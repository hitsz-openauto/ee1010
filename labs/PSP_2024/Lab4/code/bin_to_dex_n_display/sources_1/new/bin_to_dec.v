==> flow/design.v <==
`timescale 1ns / 1ps
module bin_to_dec (
    input clk,
    input update,
    input sw4,
    sw5,
    sw6,
    sw7,
    output [6:0] dk,
    output reg select_1,
    output reg select_2
);
  reg [26:0] divide_clk;
  reg cout_1s;
  reg [6:0] dkout_reg;
  reg [6:0] dk1_reg;
  reg [6:0] dk2_reg;
  reg state;
  always @(posedge clk) begin
    if (!update) {dk1_reg, dk2_reg} <= {dk1_reg, dk2_reg};
    else
      case ({
        sw7, sw6, sw5, sw4
      })
        4'b0000: {dk1_reg, dk2_reg} = 14'b11111101111110;
        4'b0001: {dk1_reg, dk2_reg} = 14'b01100001111110;
        4'b0010: {dk1_reg, dk2_reg} = 14'b11011011111110;
        4'b0011: {dk1_reg, dk2_reg} = 14'b11110011111110;
        4'b0100: {dk1_reg, dk2_reg} = 14'b01100111111110;
        4'b0101: {dk1_reg, dk2_reg} = 14'b10110111111110;
        4'b0110: {dk1_reg, dk2_reg} = 14'b10111111111110;
        4'b0111: {dk1_reg, dk2_reg} = 14'b11100001111110;
        4'b1000: {dk1_reg, dk2_reg} = 14'b11111111111110;
        4'b1001: {dk1_reg, dk2_reg} = 14'b11110111111110;
        4'b1010: {dk1_reg, dk2_reg} = 14'b11111100110000;
        4'b1011: {dk1_reg, dk2_reg} = 14'b01100000110000;
        4'b1100: {dk1_reg, dk2_reg} = 14'b11011010110000;
        4'b1101: {dk1_reg, dk2_reg} = 14'b11110010110000;
        4'b1110: {dk1_reg, dk2_reg} = 14'b01100110110000;
        4'b1111: {dk1_reg, dk2_reg} = 14'b10110110110000;
      endcase
  end
  always @(posedge clk) begin
    if (divide_clk < 1000000 - 1) begin
      divide_clk <= divide_clk + 1;
      cout_1s <= 1'b0;
    end else begin
      divide_clk <= 0;
      cout_1s <= 1'b1;
    end
  end
  always @(posedge clk) begin
    if (cout_1s) begin
      if (state == 0) begin
        dkout_reg <= dk1_reg;
        select_1 <= 1;
        select_2 <= 0;
        state <= 1;
      end else begin
        dkout_reg <= dk2_reg;
        select_1 <= 0;
        select_2 <= 1;
        state <= 0;
      end
    end
  end
  assign dk = dkout_reg;
endmodule
* From RTL to reports: bin_to_dec
What the tools print for bin_to_dec, step after step. Lines are those of the file above, counted from 1. Operators carry their Yosys type and port widths (W data, S select, Z words). Cell names lack the library's common part. A cell with -- has no value.
Inputs: design top bin_to_dec, clock clk, library sky130hd, library corner tt_025C_1v80

* Word level
Yosys after proc, flatten, opt, wreduce and memory -nomap, before mapping. Enables and synchronous resets that opt folds into registers are not counted as muxes. Memory bits, and registers merged into a memory's read port (data or address), are not among the register bits. Print and check cells are not counted. Equal cells are merged and count once. Memory sizes are those after Yosys's memory passes, which may raise the word count (mostly to a power of two), join words into wider ones and drop unused or constant bits.
Word-level totals: bits in registers 44, bits in read-only memories 176, word width x clocked read ports 11, memories 1, output and inout port bits 9, cells after elaboration 13
Operators by class: add/sub/neg operators 1, $lt $le $gt $ge 1, multiplexer cells 4
Memory list:
- (no name shown) | depth 16, width 11, read ports 1, wr ports 0, RTL line 22 | case ({
Operators with widths (number):
- $add A27 B1 Y27 const B | 1
- $lt A27 B20 Y1 const B | 1
- $mux W7 | 1
- $mux W1 | 3

* Longest topological paths
Depth = most cells in a row (Yosys ltp): at word level without a register or memory, in the mapped netlist without a sequential cell, where the memories' decode and read muxes count.
Logic depth: depth after elaboration 2, ABC_AREA 0, depth in mapped cells 6, depth with buffers taken out 5

* Netlist
Yosys stat after the flow's synthesis: flattened, memories mapped to cells. It holds for the ABC_AREA given above (unset counts as 0); a run with the other value may have another netlist.
Mapped netlist: standard cells after synthesis 186, mapped area 1918.1 µm², sequential area 1071.0 µm², flip-flops 45
Cell types:
- dfxtp_1 | number 28, area in all 560.538 µm²
- edfxtp_1 | number 17, area in all 510.49 µm²
- ha_1 | number 7, area in all 87.584 µm²
- o21ai_0 | number 16, area in all 80.077 µm²
- nor2_1 | number 18, area in all 67.565 µm²
- xnor2_1 | number 7, area in all 61.309 µm²
- a21oi_1 | number 10, area in all 50.048 µm²
- nand2_1 | number 13, area in all 48.797 µm²
- inv_1 | number 12, area in all 45.043 µm²
- nand3_1 | number 8, area in all 40.038 µm²
- xor2_1 | number 4, area in all 35.034 µm²
- nand4_1 | number 4, area in all 25.024 µm²
- nor4_1 | number 4, area in all 25.024 µm²
- buf_6 | number 2, area in all 22.522 µm²
- nand4_4 | number 1, area in all 21.27 µm²
- mux2i_1 | number 2, area in all 20.019 µm²
- nor3_1 | number 4, area in all 20.019 µm²
- or3_1 | number 3, area in all 18.768 µm²
Other cell types: 19; their cells: 26.

* Path before layout
OpenSTA on the mapped netlist: ideal clock, no wires. The path of least setup slack (recovery checks aside). Input and output delay are each 20% of the period. Register names are those of the netlist, which keeps one name where synthesis merged equal registers.
Timing post-synthesis: path type reg2reg, from register divide_clk[0], to register divide_clk[18], clock period 2.56 ns, library setup time 0.070 ns, arrival time 1.810 ns, slack 0.681 ns, path delay 1.880 ns, driving pins on the path 7, synthesis period reached 1.879 ns
"path delay" = arrival - input delay + setup time. "driving pins on the path" counts driving pins, that of a launching flip-flop among them; a cell with two outputs on the path counts twice. "synthesis period reached" is the clock period less the worst setup slack; recovery checks do not enter. This is arithmetic on one report: input and output delays are still those of the set period (20% each). The rows between start and end are the longest chain of elaborated cells between them; the timing report does not say that the signal goes this way. Where chains are equally long, one stands for them. Each line given opens the expression or statement behind the cell; cells for indexed reads and writes are added by Yosys, which also makes memories of some case tables.
Between the ends, post-synthesis: cell sequence dfxtp_1 -> ha_1 -> nand2_4 -> or4_1 -> buf_2 -> or4_1 -> a21oi_1, length of the longest elaborated chain 1, elaborated cells on any way between the ends 2, source lines of those cells 2
RTL lines, path post-synthesis:
- start, declared | RTL line 13 | reg [26:0] divide_clk;
- start, assigned | RTL line 45 | divide_clk <= divide_clk + 1;
- start, assigned | RTL line 48 | divide_clk <= 0;
- $add A27 B1 Y27 | RTL line 45
- end, assigned | RTL line 45
- end, assigned | RTL line 48
- end, declared | RTL line 13

* Worst path after layout
Path of least setup slack in the final report of run 1 (OpenROAD, finished layout, wires in). Where an end is a register, its clock arrival counts in the times.
Timing post-layout: path type reg2reg, from register divide_clk[1], to register divide_clk[18], clock period 1.99 ns, library setup time 0.07 ns, arrival time 2.08 ns, slack 0.12 ns, driving pins on the path 6
The rows between start and end are the longest chain of elaborated cells between them; the timing report does not say that the signal goes this way. Where chains are equally long, one stands for them.
Between the ends, post-layout: cell sequence dfxtp_1 -> ha_2 -> nand2_4 -> or4_4 -> or4_1 -> a21oi_1, length of the longest elaborated chain 1, elaborated cells on any way between the ends 2, source lines of those cells 2
RTL lines, path post-layout:
- start, declared | RTL line 13 | reg [26:0] divide_clk;
- start, assigned | RTL line 45 | divide_clk <= divide_clk + 1;
- start, assigned | RTL line 48 | divide_clk <= 0;
- $add A27 B1 Y27 | RTL line 45
- end, assigned | RTL line 45
- end, assigned | RTL line 48
- end, declared | RTL line 13

Subject: flow runs of bin_to_dec

Hi,

Flow measurements of bin_to_dec on sky130hd: 2 stored runs with different settings, listed in no order. Input and output delays are each 20% of the period that was set; the output load is 0.01 pF.
By "clock period achieved" is meant the clock period of the run minus its worst setup slack. This is arithmetic on one report: input and output delays are still those of the set period (20% each).
"worst setup path time": the worst setup path's part of the clock period (all of it between registers, 20% less for each end at a port) less its slack. A launch clock that arrives late makes it longer, a capture clock that arrives late makes it shorter.
By "total power after layout" is meant OpenSTA's value without simulated activity: inputs other than the clock are taken to toggle once in ten clock periods, and the tool carries that through the logic.

[run 1] flow files
==> flow/run.sh <==
#!/bin/bash
# the make line also repeats the synthesis and layout settings of config.mk as NAME=value (left out here)
make -C /OpenROAD-flow-scripts/flow DESIGN_CONFIG=/design/flow/config.mk WORK_HOME=/design/flow/orfs CLKGATE_MAP_FILE= finish
==> flow/config.mk <==
export PLATFORM = sky130hd
export DESIGN_NAME = bin_to_dec
export DESIGN_NICKNAME = bin_to_dec
export VERILOG_FILES = /design/flow/design.v
export SDC_FILE = /design/flow/constraint.sdc
export NUM_CORES = 4
export LEC_CHECK = 0
export CAP_MARGIN = 5
export CORE_MARGIN = 2
export CORE_UTILIZATION = 17
export MIN_ROUTING_LAYER = met2
export PLACE_DENSITY_LB_ADDON = 0.21
export SETUP_SLACK_MARGIN = -0.04
export SLEW_MARGIN = 20
==> flow/constraint.sdc <==
create_clock -name core_clock -period 1.99 [get_ports {clk}]
set_input_delay 0.3980 -clock core_clock [delete_from_list [all_inputs] [get_ports {clk}]]
set_output_delay 0.3980 -clock core_clock [all_outputs]
set_load 0.01 [all_outputs]

[run 1] result: worst hold slack after layout 0.487 ns; smallest setup slack 0.120 ns; area inside the die boundary 12148.4 µm²; Yosys chip area after synthesis 1918.1 µm²; clock period achieved 1.870 ns; standard-cell area after layout 2464.9 µm²; total power after layout 1.942 mW; worst setup path time 1.87 ns; critical path kind reg2reg

[run 2] flow files
==> flow/run.sh <==
#!/bin/bash
# the make line also repeats the synthesis and layout settings of config.mk as NAME=value (left out here)
make -C /OpenROAD-flow-scripts/flow DESIGN_CONFIG=/design/flow/config.mk WORK_HOME=/design/flow/orfs CLKGATE_MAP_FILE= finish
==> flow/config.mk <==
export PLATFORM = sky130hd
export DESIGN_NAME = bin_to_dec
export DESIGN_NICKNAME = bin_to_dec
export VERILOG_FILES = /design/flow/design.v
export SDC_FILE = /design/flow/constraint.sdc
export NUM_CORES = 4
export LEC_CHECK = 0
export ABC_AREA = 1
export CAP_MARGIN = 20
export CORE_MARGIN = 2
export CORE_UTILIZATION = 50
export CTS_CLUSTER_DIAMETER = 395
export GPL_ROUTABILITY_DRIVEN = 0
export GPL_TIMING_DRIVEN = 0
export SLEW_MARGIN = 20
export TNS_END_PERCENT = 25
==> flow/constraint.sdc <==
create_clock -name core_clock -period 1.74 [get_ports {clk}]
set_input_delay 0.3480 -clock core_clock [delete_from_list [all_inputs] [get_ports {clk}]]
set_output_delay 0.3480 -clock core_clock [all_outputs]
set_load 0.01 [all_outputs]

[run 2] result: area inside the die boundary 4613.8 µm²; worst hold slack after layout 0.481 ns; smallest setup slack 0.083 ns; worst setup path time 1.31 ns; critical path kind reg2out; Yosys chip area after synthesis 2043.2 µm²; total power after layout 2.092 mW; clock period achieved 1.657 ns; standard-cell area after layout 2378.5 µm²

Regards
